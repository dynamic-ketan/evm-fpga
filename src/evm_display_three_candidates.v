==> flow/design.v <==
`timescale 1ns / 1ps
module evm_display_three_candidates(
    input clk,
    input vote_enable,
    input A,
    input B,
    input C,
    input rst,
    output reg [6:0] display,
    output reg [3:0] an,
    output reg ledA,
    output reg ledB,
    output reg ledC
);
    reg [3:0] votes [0:2];
    reg show_results = 0;
    reg btn_last [0:3];
    reg [15:0] debounce_counter = 0;
    always @(posedge clk) begin
        if (rst == 1) begin
            votes[0] <= 0;
            votes[1] <= 0;
            votes[2] <= 0;
            show_results <= 0;
        end else if (vote_enable) begin
            if (A && !btn_last[0] && debounce_counter == 0 && votes[0] < 9) begin
                votes[0] <= votes[0] + 1;
                debounce_counter <= 16'hFFFF;
            end
            if (B && !btn_last[1] && debounce_counter == 0 && votes[1] < 9) begin
                votes[1] <= votes[1] + 1;
                debounce_counter <= 16'hFFFF;
            end
            if (C && !btn_last[2] && debounce_counter == 0 && votes[2] < 9) begin
                votes[2] <= votes[2] + 1;
                debounce_counter <= 16'hFFFF;
            end
        end
        if (!vote_enable && !show_results) begin
            show_results <= 1;
        end
        btn_last[0] <= A;
        btn_last[1] <= B;
        btn_last[2] <= C;
        if (debounce_counter > 0) debounce_counter <= debounce_counter - 1;
    end
    reg [15:0] refresh_counter = 0;
    always @(posedge clk) begin
        refresh_counter <= refresh_counter + 1;
        if (show_results) begin
            case (refresh_counter[15:14])
                2'b00: begin
                    display <= seven_seg(votes[0]);
                    an <= 4'b1011;
                end
                2'b01: begin
                    display <= seven_seg(votes[1]);
                    an <= 4'b1101;
                end
                2'b10: begin
                    display <= seven_seg(votes[2]);
                    an <= 4'b1110;
                end
                default: begin
                    display <= 7'b1111111;
                    an <= 4'b1111;
                end
            endcase
        end else begin
            display <= 7'b1111111;
            an <= 4'b1111;
        end
    end
    always @(posedge clk) begin
        if (show_results) begin
            if (votes[0] > votes[1] && votes[0] > votes[2]) begin
                ledA <= 1;
                ledB <= 0;
                ledC <= 0;
            end
            else if (votes[1] > votes[0] && votes[1] > votes[2]) begin
                ledA <= 0;
                ledB <= 1;
                ledC <= 0;
            end
            else if (votes[2] > votes[0] && votes[2] > votes[1]) begin
                ledA <= 0;
                ledB <= 0;
                ledC <= 1;
            end
            else begin
                ledA <= 0;
                ledB <= 0;
                ledC <= 0;
            end
        end else begin
            ledA <= 0;
            ledB <= 0;
            ledC <= 0;
        end
    end
    function [6:0] seven_seg;
        input [3:0] digit;
        begin
            case (digit)
                4'd0: seven_seg = 7'b0000001;
                4'd1: seven_seg = 7'b1001111;
                4'd2: seven_seg = 7'b0010010;
                4'd3: seven_seg = 7'b0000110;
                4'd4: seven_seg = 7'b1001100;
                4'd5: seven_seg = 7'b0100100;
                4'd6: seven_seg = 7'b0100000;
                4'd7: seven_seg = 7'b0001111;
                4'd8: seven_seg = 7'b0000000;
                4'd9: seven_seg = 7'b0000100;
                default: seven_seg = 7'b1111111;
            endcase
        end
    endfunction
endmodule
From RTL to reports: evm_display_three_candidates
What the tools print for evm_display_three_candidates, step after step.
Lines are those of the file above, counted from 1.
Library cell names are shortened.
The mark - stands for no value.
- top module: evm_display_three_candidates
- clock input: clk
- cell library: sky130hd
- library corner: tt_025C_1v80

After elaboration
Counts by Yosys on the flattened word-level netlist (proc, flatten, opt, wreduce). Print and check cells are left out. Cells with the same type and inputs are merged into one.
Memory sizes are those after Yosys's memory passes, which may raise the word count (mostly to a power of two), join words into wider ones and drop unused or constant bits.
- noted flip-flop bits (word level): 62
- noted bits in latches: 0
- noted memory bits (writable): 0
- bits in read-only memories: 336
- word width x clocked read ports at 21
- noted memories kept: 3
- input bits: 6
- noted output and inout bits: 14
- word-level cells at 81
- memory list (memory ; depth ; width ; read ports ; wr ports ; line ; text):
    (no name shown) ; 16 ; 7 ; 1 ; 0 ; 105 ; case (digit)
    (no name shown) ; 16 ; 7 ; 1 ; 0 ; 105 ;
    (no name shown) ; 16 ; 7 ; 1 ; 0 ; 105 ;
- $add $sub $neg: 5
- multipliers: 0
- noted divide/modulo/power cells: 0
- noted order comparisons: 10
- equal/unequal tests: 3
- shift-type cells: 0
- noted multiplexer cells: 17
- bitwise gates (word level): 1
- reduce/logical cells at 28
- operators by type and width (kind ; count):
    16-bit two-way mux ; 6
    4-bit > comparator ; 6
    4-bit two-way mux ; 6
    7-bit parallel mux with 3-bit select ; 1
    16-bit by 1-bit adder with 16-bit output (second input constant) ; 1
    16-bit by 1-bit subtractor with 16-bit output (second input constant) ; 1
    16-bit by 1-bit > comparator with 1-bit output (second input constant) ; 1
    16-bit logical NOT ; 1
    1-bit logical AND ; 13
    4-bit by 1-bit adder with 4-bit output (second input constant) ; 3
    4-bit < comparator (second input constant) ; 3
    3-bit parallel mux with 3-bit select ; 1
    2-bit AND reduction ; 3
    1-bit logical NOT ; 5
    4-bit nonzero test ; 1
    3-bit AND reduction ; 1
    3-bit OR reduction ; 1
    1-bit two-way mux ; 3
    2-bit by 1-bit == test with 1-bit output (second input constant) ; 1
    2-bit by 1-bit != test with 1-bit output (second input constant) ; 1
    2-bit == test (second input constant) ; 1
    2-bit logical NOT ; 1
    2-bit nonzero test ; 1
    2-bit OR reduction ; 1
    1-bit NOT ; 1

Logic depth
Longest topological path by Yosys (ltp), each cell counted once; first at word level (registers and memories cut), then after technology mapping (sequential cells cut; the memories' decode and read muxes count).
- depth in word-level cells: 10
- noted ABC_AREA: 0
- noted mapped depth: 12
- depth with buffers taken out at 12

After synthesis
The flow's flattened synthesis, as Yosys stat reports it; memories are mapped. The netlist is that of the ABC_AREA named above (0 if unset); the other value can give another one.
- cell types (type ; count ; total area (µm²)):
    dfxtp_1 ; 66 ; 1.32E+03
    edfxtp_1 ; 16 ; 480.461
    ha_1 ; 36 ; 450.432
    xnor2_1 ; 16 ; 140.134
    nand2_1 ; 37 ; 138.883
    a21oi_1 ; 21 ; 105.101
    nor2_1 ; 28 ; 105.101
    nand3_1 ; 20 ; 100.096
    inv_1 ; 25 ; 93.84
    nand2b_1 ; 13 ; 81.328
    nor3_1 ; 16 ; 80.077
    mux2_2 ; 7 ; 78.826
    mux2i_1 ; 7 ; 70.067
    o21ai_0 ; 12 ; 60.058
    o31ai_1 ; 7 ; 52.55
    o22ai_1 ; 8 ; 50.048
    a311oi_1 ; 5 ; 43.792
    nand4_1 ; 7 ; 43.792
Not listed: further types 44, cells in them 84.
- noted cells in the netlist: 431
- chip area (Yosys): 0.0041702 mm²
- sequential part of the area at 0.0018017 mm²
- noted mapped flip-flops: 82
- noted buffer cells: 10

Worst setup path after synthesis
Path of least setup slack by OpenSTA after synthesis, without wires, with an ideal clock, recovery checks aside; 20% of the period is set as input and as output delay. Where synthesis merged equal registers, the netlist keeps one of their names.
- kind: register -> register
- start point: reg debounce_counter[7]
- end point: reg (no name shown)
- period: 3110 ps
- noted setup time: 133 ps
- time at the first pin at 0 ps
- arrival time: 2552 ps
- noted data required time: 2977 ps
- slack: 425 ps
- noted path delay: 2685 ps
- noted stages on the path: 10
- path buffers at 0
- synthesis period reached at 2685 ps
"path delay" = arrival - input delay + setup time.
"stages on the path": output pins that drive a net of the path, with the launching flip-flop's if there is one; two outputs of one cell count as two.
"synthesis period reached" = period - worst setup slack (recovery checks aside). The figure is calculated, with input and output delays left at 20% of the set period.
At most two assigning lines are given for a register; there are more.
- cells stage by stage: edfxtp_1 or4_4 or2_4 nor4_4 mux2i_1 nor2_1 inv_1 ha_1 nor3_2 a211oi_2
- RTL lines, path post-synthesis (what ; line ; text):
    start, declared ; 18 ; reg [15:0] debounce_counter = 0;
    start, assigned ; 28 ; debounce_counter <= 16'hFFFF;
    start, assigned ; 45 ; if (debounce_counter > 0) debounce_counter <= debounce_counter - 1;
No chain of elaborated cells between the ends is given.

Path in the finished layout
From the final timing report of flow run A: the path of least setup slack in the routed layout; clock arrival at registers is part of the times.
The path's times are printed in steps of 10 ps; the period is the one set.
- kind: input -> register
- start point: in vote_enable
- end point: reg (no name shown)
- period: 4960 ps
- noted input delay: 990 ps
- noted setup time: 100 ps
- time at the first pin at 990 ps
- arrival time: 3620 ps
- noted data required time: 5230 ps
- slack: 1610 ps
- noted stages on the path: 9
- path buffers at 1
- cells stage by stage: clkdlybuf4s50_1 nand4_2 nor4_4 mux2i_1 nor2_1 inv_1 ha_1 mux2i_1 a22o_1
- RTL lines, path post-layout (what ; line ; text):
    start, declared ; 4 ; input vote_enable,
No chain of elaborated cells between the ends is given.

--- measured runs ---
Below are 2 stored runs of the flow (Yosys, OpenROAD; platform sky130hd) on evm_display_three_candidates, each with its settings and what was measured, unordered. Constraints: input delay and output delay 20% of the set period each, output load 0.01 pF.
"clock period achieved" means the clock period less the worst setup slack. The figure is calculated, with input and output delays left at 20% of the set period.
"power" is the tool's figure for a default switching activity; nothing was simulated.

Flow run A

==> flow/run.sh <==
#!/bin/bash
# the make line also repeats the synthesis and layout settings of config.mk as NAME=value (left out here)
make -C /OpenROAD-flow-scripts/flow DESIGN_CONFIG=/design/flow/config.mk WORK_HOME=/design/flow/orfs CLKGATE_MAP_FILE= finish
==> flow/config.mk <==
export PLATFORM = sky130hd
export DESIGN_NAME = evm_display_three_candidates
export DESIGN_NICKNAME = evm_display_three_candidates
export VERILOG_FILES = /design/flow/design.v
export SDC_FILE = /design/flow/constraint.sdc
export NUM_CORES = 4
export LEC_CHECK = 0
export CAP_MARGIN = 20
export CORE_MARGIN = 2
export CORE_UTILIZATION = 40
export SLEW_MARGIN = 20
==> flow/constraint.sdc <==
create_clock -name core_clock -period 4.96 [get_ports {clk}]
set_input_delay 0.9920 -clock core_clock [delete_from_list [all_inputs] [get_ports {clk}]]
set_output_delay 0.9920 -clock core_clock [all_outputs]
set_load 0.01 [all_outputs]

Measured in flow run A:
- power at 0.001382 W
- worst hold slack at 419 ps
- smallest setup slack: 1607 ps
- post-synthesis cell area at 0.0041702 mm²
- noted the clock period achieved: 3353 ps
- noted the setup TNS: 0 ps
- noted the full die area: 0.0112583 mm²
- std-cell area (final layout): 0.0046432 mm²

Flow run B

==> flow/run.sh <==
#!/bin/bash
# the make line also repeats the synthesis and layout settings of config.mk as NAME=value (left out here)
make -C /OpenROAD-flow-scripts/flow DESIGN_CONFIG=/design/flow/config.mk WORK_HOME=/design/flow/orfs CLKGATE_MAP_FILE= finish
==> flow/config.mk <==
export PLATFORM = sky130hd
export DESIGN_NAME = evm_display_three_candidates
export DESIGN_NICKNAME = evm_display_three_candidates
export VERILOG_FILES = /design/flow/design.v
export SDC_FILE = /design/flow/constraint.sdc
export NUM_CORES = 4
export LEC_CHECK = 0
export CAP_MARGIN = 20
export CELL_PAD_IN_SITES_GLOBAL_PLACEMENT = 3
export CORE_ASPECT_RATIO = 0.96
export CORE_MARGIN = 7
export CORE_UTILIZATION = 72
export CTS_CLUSTER_DIAMETER = 35
export PLACE_DENSITY = 0.58
export SETUP_SLACK_MARGIN = 1.17
export SLEW_MARGIN = 20
==> flow/constraint.sdc <==
create_clock -name core_clock -period 4.4 [get_ports {clk}]
set_input_delay 0.8800 -clock core_clock [delete_from_list [all_inputs] [get_ports {clk}]]
set_output_delay 0.8800 -clock core_clock [all_outputs]
set_load 0.01 [all_outputs]

Flow run B: no results, placement failed with GPL-0301.
--- end ---
